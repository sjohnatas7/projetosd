==> flow/design.v <==
module maquina_de_estados(
    input ck,
    input inicio,
    input Vint_z,
    input enb_3,
    output reg enb_0,
    output reg rst_s,
    output reg ch_vm,
    output reg ch_ref,
    output reg ch_zr,
    output reg ld
);
    localparam PARADO=0, RESET=1, CONTAR_TX=2, CONTAR_TM=3, PARAR_CONTADOR=4;
    reg [2:0] estado, prox_estado;
    initial begin
        estado = PARADO;
        prox_estado = PARADO;
	end
    always @(posedge ck) begin
        estado <= prox_estado;
    end
    always @(negedge ck) begin
        case (estado)
            PARADO: begin
                prox_estado <= RESET;
            end
            RESET: begin
                if (inicio)
                    prox_estado <= CONTAR_TX;
            end
            CONTAR_TX: begin
                if (enb_3)
                    prox_estado <= CONTAR_TM;
            end
            CONTAR_TM: begin
                if (Vint_z)
                    prox_estado <= PARAR_CONTADOR;
            end
            PARAR_CONTADOR: begin
                prox_estado <= PARADO;
            end
        endcase
    end
    always @(posedge ck) begin
        case (estado)
            PARADO: begin
                ch_zr <= 1;
                rst_s <= 1;
                ld <= 0;
            end
            RESET: begin
                ch_zr <= 0;
            end
            CONTAR_TX: begin
                ld <= 1;
                enb_0 <= 1;
                ch_vm <= 1;
                rst_s <= 0;
            end
            CONTAR_TM: begin
                ch_vm <= 0;
                ch_ref <= 1;
            end
            PARAR_CONTADOR: begin
                enb_0 <= 0;
                ld <= 0;
                ch_ref <= 0;
            end
        endcase
    end
endmodule
== Reports on maquina_de_estados ==
The steps from the RTL of maquina_de_estados to its reports follow in flow order.
Lines are those of the file above, counted from 1.
Library cell names are shortened.
Not given: -

* Top module: maquina_de_estados
* Clock input: ck
* Cell library: sky130hd
* Corner: tt_025C_1v80

== After elaboration ==
Yosys after proc, flatten, opt, wreduce and memory -nomap, before mapping. Memory bits, and registers merged into a memory's read port (data or address), are not among the register bits. Print and check cells are not counted. Equal cells are merged and count once.

* Register bits after elaboration: 12
* Input bits: 4
* Output and inout port bits: 6
* Elaborated cells: 35

* Equal/unequal tests: 7
* Mux-type cells: 10
* Reduce/logical cells: 10

{| class="wikitable"
|+ Operator list
! operator !! number
|-
| case mux 3 bit (select 5 bit) || 1
|-
| nonzero test 2 bit || 6
|-
| case mux 1 bit (select 2 bit) || 6
|-
| two-way mux 3 bit || 3
|-
| inequality test 2 bit with constant B || 3
|-
| equality test 3 x 2 -> 1 bit with constant B || 2
|-
| nonzero test 5 bit || 1
|-
| AND reduction 4 bit || 1
|-
| equality test 3 x 1 -> 1 bit with constant B || 1
|-
| equality test 3 bit with constant B || 1
|-
| zero test 3 bit || 1
|-
| OR reduction 2 bit || 1
|}

== Depth ==
Longest topological path by Yosys (ltp), each cell counted once; first at word level (registers and memories cut), then after technology mapping (sequential cells cut; the memories' decode and read muxes count).

* Depth after elaboration: 3
* ABC_AREA: 0
* Gate-level depth with buffers: 4

== Netlist ==
Yosys stat after the flow's synthesis: flattened, memories mapped to cells. It holds for the ABC_AREA given above (unset counts as 0); a run with the other value may have another netlist.

* Standard cells after synthesis: 37
* Synthesis area: 0.0004742 mm²
* Flip-flop cells: 12
* Buffer cells: 3

{| class="wikitable"
|+ Cells by type
! cell !! number
|-
| edfxtp_1 || 9
|-
| dfxtp_1 || 3
|-
| nor2_1 || 5
|-
| xnor2_1 || 2
|-
| inv_1 || 4
|-
| nand2_1 || 4
|-
| nor2b_4 || 1
|-
| buf_6 || 1
|-
| a32oi_1 || 1
|-
| a21boi_0 || 1
|-
| a21boi_1 || 1
|-
| buf_4 || 1
|-
| nand2b_1 || 1
|-
| a21oi_1 || 1
|-
| buf_2 || 1
|-
| o21ai_1 || 1
|}

FLOW RESULTS
============

Design maquina_de_estados on sky130hd. What follows are 2 stored runs of the flow, each under its own settings; their order means nothing. The constraints put input and output delay at 20% of the set period each and load the outputs with 0.01 pF.
"total power after layout" is the tool's figure for a default switching activity; nothing was simulated.

=== Record 1 ===
{| class="wikitable"
! Setting !! Value
|-
| period_ns || 2.04
|-
| CORE_UTILIZATION || 50
|-
| CELL_PAD_IN_SITES_GLOBAL_PLACEMENT || 1
|-
| TNS_END_PERCENT || 75
|-
| GPL_ROUTABILITY_DRIVEN || 1
|-
| CTS_CLUSTER_DIAMETER || 166
|-
| MAX_ROUTING_LAYER || met5
|-
| CAP_MARGIN || 20
|-
| CORE_MARGIN || 2
|-
| SLEW_MARGIN || 20
|-
! Result !! Value
|-
| Standard-cell area of the final layout || 0.0006932 mm²
|-
| Post-layout utilization || 76.3%
|-
| Chip area in the Yosys report || 0.0004742 mm²
|-
| Worst hold slack in the final report || 674 ps
|-
| Sum of negative setup slack || 0 ps
|-
| Total power after layout || 0.001175 W
|-
| Area of the die || 0.0012107 mm²
|-
| Worst setup slack after layout || 2 ps
|}

=== Record 2 ===
{| class="wikitable"
! Setting !! Value
|-
| period_ns || 2.29
|-
| CORE_UTILIZATION || 35
|-
| CAP_MARGIN || 20
|-
| CORE_MARGIN || 2
|-
| SLEW_MARGIN || 20
|-
! Result !! Value
|-
| Standard-cell area of the final layout || 0.0006544 mm²
|-
| Post-layout utilization || 50.9%
|-
| Chip area in the Yosys report || 0.0004742 mm²
|-
| Worst hold slack in the final report || 583 ps
|-
| Sum of negative setup slack || 0 ps
|-
| Total power after layout || 0.000972 W
|-
| Area of the die || 0.0016655 mm²
|-
| Worst setup slack after layout || 8 ps
|}
