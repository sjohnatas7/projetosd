==> flow/design.v <==
module bcd_contador # (parameter width = 3, max_value = 7)
  (output reg cnt_max, output reg [width - 1:0] q, input enb, input rst_s, input ck);
  initial begin
    q = 0;
    cnt_max = 0;
  end
  always @ (negedge ck) begin
    if (rst_s) begin
      q = 0;
      cnt_max = 1'b0;
    end else if (enb) begin
      if (q == max_value)
        q = 0;
      else
        q = q + 1;
    end
    if (q == max_value)
      cnt_max = 1'b1;
    else 
      cnt_max = 1'b0;
  end
endmodule
module bcd_registrador(
    input ck,
    input ld,
    input [3:0] d,
    output reg [3:0] q
);
    initial begin
        q = 0;
    end
    always @(negedge ck) begin
        if (ld) begin
            q = d;
        end
    end
endmodule
module bcd_sgm(
    input wire [3:0] bcd,
    output reg [6:0] sgm
);
    always @* begin
        case (bcd)
            4'b0000: sgm <= 7'b1111110;  
            4'b0001: sgm <= 7'b0110000;  
            4'b0010: sgm <= 7'b1101101;  
            4'b0011: sgm <= 7'b1111001;  
            4'b0100: sgm <= 7'b0110011;  
            4'b0101: sgm <= 7'b1011011;  
            4'b0110: sgm <= 7'b1011111;  
            4'b0111: sgm <= 7'b1110000;  
            4'b1000: sgm <= 7'b1111111;  
            4'b1001: sgm <= 7'b1111011;  
            default: sgm <= 7'b0000000;  
        endcase
    end
endmodule
module bcd_bloco(input ck,
                    input rst_s,
                    input enb,
                    input ld,
                    output reg [6:0] sgm,
                    output cnt_max);
    wire [3:0] qx;   
    wire [3:0] qs;   
    bcd_contador #(.width(4), .max_value(9)) contador (
        .ck(ck),
        .enb(enb),
        .rst_s(rst_s),
        .q(qx),
        .cnt_max(cnt_max)
    );
    bcd_registrador registrador(.ck(ck), .ld(ld), .d(qx), .q(qs));
    bcd_sgm conversor(.bcd(qs), .sgm(sgm));
endmodule
module bcd_controlador_3digitos(input ck,
                                input enb_0,
                                input rst_s,
                                input ld,
                                output reg [6:0] sgm0,
                                output reg [6:0] sgm1,
                                output reg [6:0] sgm2,
                                output enb_3);
  	wire enb_1, aux_1;
	bcd_bloco bloco1 (.ck(ck), .enb(enb_0), .rst_s(rst_s), .ld(ld),
						  .sgm(sgm0), .cnt_max(enb_1));
	bcd_bloco bloco2 (.ck(ck), .enb(enb_1), .rst_s(rst_s), .ld(ld),
						  .sgm(sgm1), .cnt_max(aux_1));
	wire enb_2, aux_2;
	assign enb_2 = enb_1 & aux_1;  
	bcd_bloco bloco3 (.ck(ck), .enb(enb_2), .rst_s(rst_s), .ld(ld),
						  .sgm(sgm2), .cnt_max(aux_2));
	assign enb_3 = enb_2 & aux_2;  
endmodule
# ---- Step by step through the tools: bcd_controlador_3digitos
# What the tools print for bcd_controlador_3digitos, step after step.
# Line numbers count from 1 in the design file above.
# Operators: Yosys type, input widths -> output width; for muxes data width and select width s.
# The mark - stands for no value.
dict set report inputs {
  top_module {bcd_controlador_3digitos}
  clk_port {ck}
  library {sky130hd}
  corner {tt_025C_1v80}
}

# ---- Elaborated design
# Counts by Yosys on the flattened word-level netlist (proc, flatten, opt, wreduce; memories kept). Register bits leave out memories and registers merged into their read ports (data or address); mux counts leave out enables and synchronous resets folded into registers. Print and check cells are left out. Cells with the same type and inputs are merged into one.
# Memory sizes are those after Yosys's memory passes, which may raise the word count (mostly to a power of two), join words into wider ones and drop unused or constant bits.
dict set report bits {
  register_bits 27
  latchBits 0
  mem_bits_rw 0
  romBits 336
  clocked_rd_ports_x_width 0
  memories 3
  out_inout_bits 22
  wordCells 35
}
# memory size width rd write_ports line_no
set memory_table {}
lappend memory_table {{(no name shown)} 16 7 1 0 43} ;# case (bcd)
lappend memory_table {{(no name shown)} 16 7 1 0 43}
lappend memory_table {{(no name shown)} 16 7 1 0 43}
dict set report classes {
  n_addsub 3
  mul 0
  div 0
  cmp 0
  eq_ne 6
  shifts 0
  mux 12
  logic 2
  reduce_logical 0
}
# operator count
set ops {}
lappend ops {{$mux 4} 9}
lappend ops {{$eq 4x4->1 const B} 6}
lappend ops {{$add 4x1->4 const B} 3}
lappend ops {{$mux 1} 3}
lappend ops {{$and 1x1->1} 2}

# ---- Longest topological paths
# Longest topological path by Yosys (ltp), each cell counted once; first at word level (registers and memories cut), then after technology mapping (sequential cells cut; the memories' decode and read muxes count).
dict set report logic_depth {
  depth_word 6
  abc_area 0
  ltp_mapped 6
  mapped_depth_nobuf 6
}

# ---- Mapped cells and area
# Yosys stat after the flow's synthesis: flattened, memories mapped to cells. It holds for the ABC_AREA given above (unset counts as 0); a run with the other value may have another netlist.
dict set report mapped {
  stdcells 181
  synth_area_um2 1696.6
  ffs 27
  buffers 4
}
# cell_type count type_area_um2
set types {}
lappend types {sky130_fd_sc_hd__edfxtp_1 12 360.346}
lappend types {sky130_fd_sc_hd__dfxtp_1 15 300.288}
lappend types {sky130_fd_sc_hd__ha_1 22 275.264}
lappend types {sky130_fd_sc_hd__inv_1 22 82.579}
lappend types {sky130_fd_sc_hd__o21ai_0 16 80.077}
lappend types {sky130_fd_sc_hd__nand2b_1 12 75.072}
lappend types {sky130_fd_sc_hd__o22ai_1 12 75.072}
lappend types {sky130_fd_sc_hd__nor2_1 13 48.797}
lappend types {sky130_fd_sc_hd__xnor2_1 5 43.792}
lappend types {sky130_fd_sc_hd__xor2_1 4 35.034}
lappend types {sky130_fd_sc_hd__a221oi_2 2 30.029}
lappend types {sky130_fd_sc_hd__o21a_1 4 30.029}
lappend types {sky130_fd_sc_hd__a21oi_1 5 25.024}
lappend types {sky130_fd_sc_hd__nand4_1 4 25.024}
lappend types {sky130_fd_sc_hd__nor2b_1 4 25.024}
lappend types {sky130_fd_sc_hd__a21o_1 3 22.522}
lappend types {sky130_fd_sc_hd__nand2_1 6 22.522}
lappend types {sky130_fd_sc_hd__a41o_1 2 20.019}
# Other cell types: 14; their cells: 18.
# The figures by module come from a second, unflattened synthesis with its own total; it is not the netlist above.
dict set report unflattened {
  cells_unflattened 206
  hier_area_um2 1893.1
}
# Each row is one instance without its submodules.
# module instances cells mod_area_um2 mod_seq_area_um2
set modules {}
lappend modules {bcd_contador 3 35 284.0 100.1}
lappend modules {bcd_sgm 3 28 219.0 0.0}
lappend modules {bcd_registrador 3 5 123.9 120.1}
lappend modules {bcd_controlador_3digitos 1 2 12.5 0.0}
lappend modules {bcd_bloco 3 0 0.0 0.0}

# Module bcd_controlador_3digitos, platform sky130hd: 2 stored runs of the flow (Yosys, OpenROAD) with differing settings, in no particular order. Input and output delays are each 20% of the period that was set; the output load is 0.01 pF.
run="flow run 1" settings period_ns=4.96 CORE_UTILIZATION=52 PLACE_DENSITY_LB_ADDON=0.26 HOLD_SLACK_MARGIN=-0.1 CORE_ASPECT_RATIO=1.14 CELL_PAD_IN_SITES_DETAIL_PLACEMENT=0 GPL_ROUTABILITY_DRIVEN=1 CTS_CLUSTER_DIAMETER=263 CAP_MARGIN=10 CORE_MARGIN=2 SLEW_MARGIN=20
run="flow run 1" results yosys.chip_area_um2=1696.6 final_die_area_um2=3736.9 finish.utilization_frac=0.805 fin_ws_ns=-0.171 timing.setup.tns_ns=-1.754 ws_hold_ns=0.504
run="flow run 2" settings period_ns=7.2 CORE_UTILIZATION=33 SETUP_SLACK_MARGIN=0.61 PLACE_DENSITY=0.77 CORE_ASPECT_RATIO=0.98 TNS_END_PERCENT=50 ABC_AREA=1 GPL_TIMING_DRIVEN=1 GPL_ROUTABILITY_DRIVEN=1 CTS_CLUSTER_DIAMETER=52 CAP_MARGIN=30 SLEW_MARGIN=25 CORE_MARGIN=2
run="flow run 2" results yosys.chip_area_um2=1646.6 final_die_area_um2=5570.6 finish.utilization_frac=0.492 fin_ws_ns=0.483 timing.setup.tns_ns=0.000 ws_hold_ns=0.480
